==> flow/design.v <==
`timescale 1ns / 1ps
module complex_mult
#(
    parameter AWIDTH = 16,
    parameter BWIDTH = 16,
    parameter OUTWIDTH = 33   
) (
    input  wire clk,
    input  wire [  AWIDTH-1:0] a_real,
    input  wire [  AWIDTH-1:0] a_imag,
    input  wire [  BWIDTH-1:0] b_real,
    input  wire [  BWIDTH-1:0] b_imag,
    input  wire                 valid,
    output wire [OUTWIDTH-1:0] z_real,
    output wire [OUTWIDTH-1:0] z_imag
);
    reg  signed [AWIDTH-1:0]
    dsp1_trig1_1, dsp1_trig1_2,dsp1_trig1_3,dsp1_trig2_1,
    dsp2_trig1_1, dsp2_trig1_2,dsp2_trig1_3,dsp2_trig2_1,
    dsp3_trig1_1, dsp3_trig1_2,dsp3_trig1_3,dsp3_trig2_1;
    reg  signed [AWIDTH:0]
        dsp1_adder_1,dsp2_adder_1,dsp3_adder_1;
    reg  signed [OUTWIDTH-2:0]
        dsp1_mult,dsp2_mult,dsp3_mult,
        dsp1_mult_del,dsp2_mult_del,dsp3_mult_del;
    reg  signed [OUTWIDTH-1:0]
        dsp1_adder_2,dsp3_adder_2,
        dsp1_adder_2_del,dsp3_adder_2_del;
    reg signed [OUTWIDTH-1:0] z_real_int;
    reg signed [OUTWIDTH-1:0] z_imag_int;
always @(posedge clk) begin
    if (valid) begin
        dsp1_trig1_1 <= b_imag;
        dsp1_trig1_2 <= a_real;
        dsp1_trig1_3 <= a_imag;
        dsp2_trig1_1 <= a_real;
        dsp2_trig1_2 <= b_real;
        dsp2_trig1_3 <= b_imag;
        dsp3_trig1_1 <= b_real;
        dsp3_trig1_2 <= a_real;
        dsp3_trig1_3 <= a_imag;
    end
end
always @(posedge clk) begin
        dsp1_trig2_1    <=      dsp1_trig1_1;
        dsp1_adder_1    <=      dsp1_trig1_2 + dsp1_trig1_3;
        dsp2_trig2_1    <=      dsp2_trig1_1;
        dsp2_adder_1    <=      dsp2_trig1_2 + dsp2_trig1_3;
        dsp3_trig2_1    <=      dsp3_trig1_1;
        dsp3_adder_1    <=      dsp3_trig1_3 - dsp3_trig1_2;
end
always @(posedge clk)
    begin
        dsp1_mult       <=      dsp1_trig2_1 * dsp1_adder_1;
        dsp2_mult       <=      dsp2_trig2_1 * dsp2_adder_1;
        dsp3_mult       <=      dsp3_trig2_1 * dsp3_adder_1;
    end
always @(posedge clk)
   begin
        dsp1_mult_del   <=      dsp1_mult;
        dsp2_mult_del   <=      dsp2_mult;
        dsp3_mult_del   <=      dsp3_mult;
    end
always @(posedge clk)
    begin
        dsp1_adder_2    <=      dsp2_mult_del-dsp1_mult_del;
        dsp3_adder_2    <=      dsp2_mult_del+dsp3_mult_del;
    end
always @(posedge clk)
      begin
        dsp1_adder_2_del <=     dsp1_adder_2;
        dsp3_adder_2_del <=     dsp3_adder_2;
      end
always @(posedge clk)
    begin
        z_real_int       <=     dsp1_adder_2_del;
        z_imag_int       <=     dsp3_adder_2_del;
    end
    assign z_real = z_real_int;
    assign z_imag = z_imag_int;
endmodule
# == From RTL to reports: complex_mult ==
# What the tools print for complex_mult, step after step.
# Lines are those of the file above, counted from 1.
# A cell with n/a has no value.
# inputs
top,complex_mult
clock,clk
lib,sky130hd
pvt_corner,tt_025C_1v80

# == Word level ==
# Source: Yosys, flattened and elaborated, memories not mapped. Widths are those after wreduce; folded enables and synchronous resets count as part of the registers. Registers that Yosys merges into a memory's read port (data or address) are not register bits. Print and check cells do not count. Equal cells are merged and count once.
# classes
addsub,5
mul,3
# op_table
operator,count
multiplier 16 x 17 -> 32 bit,3
adder 16 x 16 -> 17 bit,2
adder 32 x 32 -> 33 bit,1
subtractor 32 x 32 -> 33 bit,1
subtractor 16 x 16 -> 17 bit,1
# bits
regBits,553
inputBits,66
wordCells,30

# == Depth ==
# Depth = most cells in a row (Yosys ltp): at word level without a register or memory, in the mapped netlist without a sequential cell, where the memories' decode and read muxes count.
# logic_depth
ltp_word,1
abc_area,0
ltp_mapped,25
mapped_depth_nobuf,24

# == Mapped cells and area ==
# Yosys stat after the flow's synthesis: flattened, memories mapped to cells. It holds for the ABC_AREA given above (unset counts as 0); a run with the other value may have another netlist.
# mapped
cells,4614
synth_area_um2,47010.1
seqArea_um2,11691.2
ff_cells,552
# by_type
cell,count,area_total_um2
sky130_fd_sc_hd__fa_1,815,1.63E+04
sky130_fd_sc_hd__dfxtp_1,488,9769.37
sky130_fd_sc_hd__ha_1,358,4.48E+03
sky130_fd_sc_hd__inv_1,963,3.61E+03
sky130_fd_sc_hd__and2_1,375,2346
sky130_fd_sc_hd__edfxtp_1,64,1.92E+03
sky130_fd_sc_hd__nand2_1,465,1.75E+03
sky130_fd_sc_hd__xnor2_1,145,1.27E+03
sky130_fd_sc_hd__a21oi_1,126,630.605
sky130_fd_sc_hd__nor2_1,136,510.49
sky130_fd_sc_hd__a21o_1,59,442.925
sky130_fd_sc_hd__clkbuf_1,115,431.664
sky130_fd_sc_hd__xor2_1,45,394.128
sky130_fd_sc_hd__o21ai_0,71,355.341
sky130_fd_sc_hd__o21a_1,38,285.274
sky130_fd_sc_hd__nand2b_1,40,250.24
sky130_fd_sc_hd__nor3_1,43,215.206
sky130_fd_sc_hd__o21bai_1,25,187.68
# Other cell types: 57; their cells: 243.

# == Timing after synthesis ==
# OpenSTA on the mapped netlist: ideal clock, no wires. The path of least setup slack (recovery checks aside). Input and output delay are each 20% of the period. Register names are those of the netlist, which keeps one name where synthesis merged equal registers.
# synth_path
path_kind,reg-to-reg
startpoint,register dsp3_trig2_1[1]
endpoint,register dsp3_mult[30]
period_ps,9810
arrival_time_ps,6084
t_required_ps,9692
setup_slack_ps,3608
delay_ps,6202
driving_pins,24
path_buffers,2
synth_period_reached_ps,6202
# "delay_ps" = arrival - input delay + setup time.
# "driving_pins" counts driving pins, that of a launching flip-flop among them; a cell with two outputs on the path counts twice.
# "synth_period_reached_ps" = period - worst setup slack (recovery checks aside). The figure is calculated, with input and output delays left at 20% of the set period.
# Between the ends stands the longest chain of elaborated cells between them, by number of cells; it is not shown to be the way that was timed. Of several equally long chains one is given.
# Each line given opens the expression or statement behind the cell; cells for indexed reads and writes are added by Yosys, which also makes memories of some case tables.
# synth_via
cell_sequence,sky130_fd_sc_hd__dfxtp_1 -> sky130_fd_sc_hd__clkbuf_1 -> sky130_fd_sc_hd__nand2_1 -> sky130_fd_sc_hd__inv_1 -> sky130_fd_sc_hd__fa_1 -> sky130_fd_sc_hd__inv_1 -> sky130_fd_sc_hd__fa_1 -> sky130_fd_sc_hd__inv_1 -> sky130_fd_sc_hd__fa_1 -> sky130_fd_sc_hd__fa_1 -> sky130_fd_sc_hd__fa_1 -> sky130_fd_sc_hd__inv_1 -> sky130_fd_sc_hd__fa_1 -> sky130_fd_sc_hd__inv_1 -> sky130_fd_sc_hd__ha_1 -> sky130_fd_sc_hd__clkbuf_1 -> sky130_fd_sc_hd__and4_1 -> sky130_fd_sc_hd__a221o_1 -> sky130_fd_sc_hd__a31oi_1 -> sky130_fd_sc_hd__o31ai_1 -> sky130_fd_sc_hd__and4_1 -> sky130_fd_sc_hd__o31ai_1 -> sky130_fd_sc_hd__nand2_1 -> sky130_fd_sc_hd__xor2_1
elab_chain_len,1
cone_cells,1
cone_lines,1
cone_classes,1 x mul
# synth_rtl
item,line,rtl
start: declaration,20,"dsp3_trig1_1, dsp3_trig1_2,dsp3_trig1_3,dsp3_trig2_1;"
start: assignment,49,dsp3_trig2_1    <=      dsp3_trig1_1;
multiplier 16 x 17 -> 32 bit,56,dsp3_mult       <=      dsp3_trig2_1 * dsp3_adder_1;
end: assignment,56,
end: declaration,24,"dsp1_mult,dsp2_mult,dsp3_mult,"

# == Timing after layout ==
# From the final timing report of entry B: the path of least setup slack in the routed layout; clock arrival at registers is part of the times.
# The report prints the path's times to 10 ps; the period is as set.
# layout_path
path_kind,reg-to-reg
startpoint,register dsp2_trig2_1[7]
endpoint,register dsp2_mult[30]
period_ps,11700
arrival_time_ps,8420
t_required_ps,12180
setup_slack_ps,3750
driving_pins,26
path_buffers,2
# Between the ends stands the longest chain of elaborated cells between them, by number of cells; it is not shown to be the way that was timed. Of several equally long chains one is given.
# layout_via
cell_sequence,sky130_fd_sc_hd__dfxtp_1 -> sky130_fd_sc_hd__clkbuf_1 -> sky130_fd_sc_hd__clkbuf_1 -> sky130_fd_sc_hd__nand2_1 -> sky130_fd_sc_hd__fa_1 -> sky130_fd_sc_hd__inv_1 -> sky130_fd_sc_hd__fa_1 -> sky130_fd_sc_hd__inv_1 -> sky130_fd_sc_hd__fa_1 -> sky130_fd_sc_hd__inv_1 -> sky130_fd_sc_hd__fa_1 -> sky130_fd_sc_hd__fa_1 -> sky130_fd_sc_hd__inv_1 -> sky130_fd_sc_hd__fa_1 -> sky130_fd_sc_hd__inv_1 -> sky130_fd_sc_hd__ha_1 -> sky130_fd_sc_hd__nand2_1 -> sky130_fd_sc_hd__nor2_1 -> sky130_fd_sc_hd__nand4_1 -> sky130_fd_sc_hd__a211oi_1 -> sky130_fd_sc_hd__a31oi_1 -> sky130_fd_sc_hd__o31ai_1 -> sky130_fd_sc_hd__o41ai_1 -> sky130_fd_sc_hd__o21ai_0 -> sky130_fd_sc_hd__a21oi_1 -> sky130_fd_sc_hd__xnor2_1
elab_chain_len,1
cone_cells,1
cone_lines,1
cone_classes,1 x mul
# layout_rtl
item,line,rtl
start: declaration,19,"dsp2_trig1_1, dsp2_trig1_2,dsp2_trig1_3,dsp2_trig2_1,"
start: assignment,47,dsp2_trig2_1    <=      dsp2_trig1_1;
multiplier 16 x 17 -> 32 bit,55,dsp2_mult       <=      dsp2_trig2_1 * dsp2_adder_1;
end: assignment,55,
end: declaration,24,"dsp1_mult,dsp2_mult,dsp3_mult,"

# Record of 2 stored runs of the RTL-to-layout flow on complex_mult, platform sky130hd. The runs are unordered. Constraints: input delay and output delay 20% of the set period each, output load 0.01 pF.
# "period_reached_ps": clock period set for the run, less the worst setup slack. It is reckoned from that one timing run; input and output delays stay at 20% of the period that was set.
# By "worst_path_time_ps" is meant the share of the clock period that the worst setup path is allowed (20% is reserved at inputs, 20% at outputs), minus its slack. Clock arrival times at its registers enter into it.
# "worst_path_time_ps" is given in steps of 10 ps.
# A setting shown as - is not set for that run.
# A result given as - is not shown for that run.
run,period_ns,CORE_UTILIZATION,SETUP_SLACK_MARGIN,PLACE_DENSITY_LB_ADDON,CELL_PAD_IN_SITES_GLOBAL_PLACEMENT,CELL_PAD_IN_SITES_DETAIL_PLACEMENT,TNS_END_PERCENT,ABC_AREA,GPL_ROUTABILITY_DRIVEN,CTS_CLUSTER_SIZE,MAX_ROUTING_LAYER,CAP_MARGIN,CORE_MARGIN,SLEW_MARGIN,GPL_TIMING_DRIVEN,period_reached_ps,timing.setup.ws_ps,setupTns_ps,synth_area_um2,final_hold_ws_ps,layout_stdcell_area_um2,worst_path_time_ps,path_kind,die_footprint_um2,util_frac
entry A,4.89,72,1.32,0.2,1,2,80,0,0,27,met4,20,2,20,-,-,-,-,-,-,-,-,-,-,-
entry B,11.7,72,3.25,0.2,-,-,-,-,-,39,met5,10,2,35,0,7947,3753,0,47010.1,296,51321.7,7950,reg-to-reg,67350.6,0.796
# Entry A: not finished: placement ended with error FLW-0024
